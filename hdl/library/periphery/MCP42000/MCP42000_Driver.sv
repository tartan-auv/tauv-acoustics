==> flow/design.v <==
`default_nettype none
interface AXI4_Stream
  #(WIDTH_BYTES = 4);
    logic ARESETN;
    logic TVALID;
    logic TREADY;
    logic [(8*WIDTH_BYTES-1):0] TDATA;
    logic TLAST;
endinterface
`timescale 1ns / 1ps
module MCP42000_Driver
  #(parameter SPI_CLK_DOUBLE_DIV = 1000,  
    parameter SCK_OFFSET = 100)           
   (input  logic clk, reset_n,           
    input  logic wiper_sel,
    input  logic [7:0] val,
    input  logic valid,                   
    output logic ready,                   
    output logic cs, mosi, sck);
	integer clk_div;
    integer sck_offset_cntr;
    logic sck_delayed_pulse;
    logic sck_offset_cntr_en;
	always_ff @(posedge clk)
	begin
        if (reset_n == 1'b0) begin
            sck_offset_cntr_en <= 1'b0;
            clk_div <= 32'h0;
            sck     <= 1'b0;
        end else if (clk_div == SPI_CLK_DOUBLE_DIV - 1) begin
            if (sck == 1'b0)  
                sck_offset_cntr_en <= 1'b1;
            clk_div  <= 32'h0;
            sck      <= ~sck;
        end else
            clk_div <= clk_div + 1;
	end
    always_ff @(posedge clk)
    begin
        if (reset_n == 1'b0) begin
            sck_delayed_pulse     <= 1'b0;
            sck_offset_cntr <= 32'h0;
        end else if (sck_offset_cntr == SCK_OFFSET - 1) begin
            sck_delayed_pulse   <= 1'b1;
            sck_offset_cntr     <= 32'h0;
            sck_offset_cntr_en  <= 1'b0;
        end else if (sck_offset_cntr_en == 1'b1) begin
            sck_offset_cntr     <= sck_offset_cntr + 32'h1;
            sck_delayed_pulse   <= 1'b0;
        end else begin
            sck_delayed_pulse <= 1'b0;
        end
    end
	logic shift_cntr_clr,
         shift_en,
         wiper_ld;
	integer shift_cntr;
    logic [15:0] data_reg;
    always_ff @(posedge clk)
    begin
        if (reset_n == 1'b0) begin
            data_reg[15:8] <= 8'b00010000;
            data_reg[7:0]  <= 8'b0;
        end else begin
            if (ready & valid) begin
                case (wiper_sel)
                    1'b0: begin
                        data_reg[9:8] <= 2'b01;
                        data_reg[7:0] <= val;
                    end
                    1'b1: begin
                        data_reg[9:8] <= 2'b10;
                        data_reg[7:0] <= val;
                    end
                endcase
            end
        end
    end
    logic data_ready_ff;
    always_ff @(posedge clk)
        if (~reset_n) 
            data_ready_ff <= 1'b0;
        else if (ready & valid)
            data_ready_ff <= 1'b1;
        else if (data_ready_ff & ~cs)
            data_ready_ff <= 1'b0;
	always_ff @(posedge clk)
	begin
        if (reset_n == 1'b0 || shift_cntr_clr) begin
            shift_cntr <= 32'h0;
        end if (shift_en) begin
            data_reg <= data_reg << 1;
            shift_cntr <= shift_cntr + 1;
        end
	end
	assign mosi = data_reg[15];
    logic shift_done;
    assign shift_done = shift_cntr >= 15 ? 1'b1 : 1'b0;
    enum logic [1:0] {IDLE, SCK_WAIT, TXN0} state, nextState;
    always_ff @(posedge clk) begin
        if (reset_n == 1'b0)
            state <= IDLE;
        else
            state <= nextState;
    end
    always_comb begin
        nextState = state;
        cs = 1; 
        shift_cntr_clr = 0;
        shift_en = 0;
        ready = 0;
        case (state)
            IDLE: begin
                if (data_ready_ff) begin
                    nextState = SCK_WAIT;
                    ready = 0;
                end else begin
                    ready = 1;
                end
            end
            SCK_WAIT: begin
                if (sck_delayed_pulse) begin
                    nextState = TXN0;
                    cs = 0;
                    shift_cntr_clr = 1;
                end else begin
                    ready = 0;
                end
            end
            TXN0: begin
                if (sck_delayed_pulse && shift_done) begin
                    nextState = IDLE;
                end else if (sck_delayed_pulse & ~shift_done) begin
                    shift_en = 1'b1;
                    cs = 1'b0;
                end else begin
                    cs = 1'b0;
                end
            end
        endcase
    end
endmodule
# Tool chain data of MCP42000_Driver
# What the tools print for MCP42000_Driver, step after step.
# Line numbers count from 1 in the design file above.
# Cell names lack the library's common part.
# Not given: -
# design
top	MCP42000_Driver
clock_port	clk
cell_library	sky130hd
corner	tt_025C_1v80

# Word-level counts
# Counts by Yosys on the flattened word-level netlist (proc, flatten, opt, wreduce; memories kept). Register bits leave out memories and registers merged into their read ports (data or address). Print and check cells are left out. Cells with the same type and inputs are merged into one.
# word_totals
inputBits	12
reg_bits	36
# op_classes
eq_ne	4
bitwise	6
n_mux	7
n_addsub	1
reduce_logical	5
# ops
operator	n
32-bit by 11-bit equality test with 1-bit output with constant B	1
32-bit by 2-bit adder with 32-bit output with constant B	1
1-bit two-way mux	5
1-bit NOT	4
4-bit AND reduction	1
2-bit two-way mux	2
3-bit nonzero test	1
1-bit bitwise AND	2
2-bit by 1-bit equality test with 1-bit output with constant B	1
2-bit equality test with constant B	1
2-bit != test with constant B	1
2-bit logical NOT	1
2-bit nonzero test	1
2-bit OR reduction	1

# Depth
# Longest topological path by Yosys (ltp), each cell counted once; first at word level (registers and memories cut), then after technology mapping (sequential cells cut; the memories' decode and read muxes count).
# logic_depth
depth_word	4
abc_area	1
mapped_depth	9

# Netlist
# The flow's flattened synthesis, as Yosys stat reports it; memories are mapped. The netlist is that of the ABC_AREA named above (0 if unset); the other value can give another one.
# The area totals of this step are shown rounded.
# synth_totals
cells	319
ff_cells	36
synth_area_um2	2030
# by_type
cell_type	n
dfxtp_1	36
nand2_1	106
nor2_1	65
inv_1	38
nand3_1	18
nor2_4	8
xor2_1	9
a21oi_1	10
nand2_2	6
buf_6	3
nand2_4	3
nor2_2	5
o21ai_0	4
and2_1	2
ha_1	1
xnor2_1	1
a21boi_0	1
buf_4	1
# Not listed: further types 2, cells in them 2.

# Worst setup path after synthesis
# Path of least setup slack by OpenSTA after synthesis, without wires, with an ideal clock, recovery checks aside; 20% of the period is set as input and as output delay. Where synthesis merged equal registers, the netlist keeps one of their names.
# synth_timing
kind	reg2reg
start	register clk_div[0]
end	register clk_div[11]
clock_period_ps	2560
required_ps	2438
n_path_buf	1
stages	10
path_slack_ps	1188
path_delay_ps	1372
arrival_ps	1250
t_first_pin_ps	0
period_less_setup_slack_ps	1372
# "path_delay_ps" is the arrival time less input delay plus setup time.
# "stages" counts driving pins, that of a launching flip-flop among them; a cell with two outputs on the path counts twice.
# "period_less_setup_slack_ps" is the clock period less the worst setup slack; recovery checks do not enter. This is arithmetic on one report: input and output delays are still those of the set period (20% each).
# The rows between start and end are the longest chain of elaborated cells between them; the timing report does not say that the signal goes this way. Where chains are equally long, one stands for them.
# A line is the first line of the expression or statement that the cell stems from. Yosys adds cells for indexed reads and writes and turns some case tables into memories.
# At most two assigning lines are given for a register; there are more.
# synth_via
cell_sequence	dfxtp_1 > ha_1 > nand2_2 > nor2_1 > nand2_1 > nor2_2 > nand2_2 > nand2_4 > buf_6 > a21oi_1
elab_chain_len	2
# synth_rtl
element	line	text
start, declared	20	integer clk_div;
start, assigned	28	clk_div <= 32'h0;
start, assigned	36	clk_div <= clk_div + 1;
32-bit by 11-bit equality test with 1-bit output	30	end else if (clk_div == SPI_CLK_DOUBLE_DIV - 1) begin
2-bit OR reduction	-
end, assigned	28
end, assigned	36
end, declared	20

# Path in the finished layout
# Path of least setup slack in the final report of run 2 (OpenROAD, finished layout, wires in). Where an end is a register, its clock arrival counts in the times.
# The path's times are printed in steps of 10 ps; the period is the one set.
# layout_timing
kind	reg2out
start	register state
end	output port cs
path_slack_ps	50
n_path_buf	1
arrival_ps	1190
required_ps	1230
t_first_pin_ps	280
clock_period_ps	1540
output_delay_ps	310
stages	3
# Where an end lacks its bit number, it is one bit of the signal, or one of the new flip-flops if synthesis recoded a state register.
# layout_via
cell_sequence	dfxtp_1 > inv_1 > clkdlybuf4s50_1
# layout_rtl
element	line	text
start, declared	99	enum logic [1:0] {IDLE, SCK_WAIT, TXN0} state, nextState;
start, assigned	102	state <= IDLE;
start, assigned	104	state <= nextState;
end, declared	19	output logic cs, mosi, sck);
# Chain of elaborated cells between the ends: none given.

# MCP42000_Driver through Yosys and OpenROAD on sky130hd: 2 stored runs, unordered, with their settings and measured results. The constraints put input and output delay at 20% of the set period each and load the outputs with 0.01 pF.
# By "period_reached_ps" is meant the clock period of the run minus its worst setup slack. This is arithmetic on one report: input and output delays are still those of the set period (20% each).
# "worst_setup_path_time_ps" = time allowed to the worst setup path (clock period - input delay - output delay, where it has them) - its slack; a late launch clock adds to it, a late capture clock takes from it.
# "power.total_uw" rests on the timing tool's default activity at the inputs, not on a simulated workload.
# "worst_setup_path_time_ps" is given in steps of 10 ps.
# Results are given in rounded form.
# Settings: . = not set for that run.
# Among the results, . means that no value is shown for the run.
setting or result,run 1,run 2
period_ns,2.22,1.54
CORE_UTILIZATION,70,15
PLACE_DENSITY_LB_ADDON,0.25,.
CORE_MARGIN,7,2
CELL_PAD_IN_SITES_GLOBAL_PLACEMENT,2,0
GPL_ROUTABILITY_DRIVEN,0,0
CTS_CLUSTER_SIZE,12,32
CAP_MARGIN,20,20
SLEW_MARGIN,20,0
SETUP_SLACK_MARGIN,.,-0.07
PLACE_DENSITY,.,0.79
CORE_ASPECT_RATIO,.,1.47
ABC_AREA,.,1
MAX_ROUTING_LAYER,.,met4
hold_ws_ps,.,435
power.total_uw,.,2050
worst_setup_path_time_ps,.,1190
worstPathKind,.,reg2out
total_negative_slack_ps,.,0
final_setup_ws_ps,.,46
yosys_chip_area_um2,.,2030
layout_utilization_frac,.,0.185
period_reached_ps,.,1494
final_die_area_um2,.,14500
# Run 1: no results, placement failed with FLW-0024
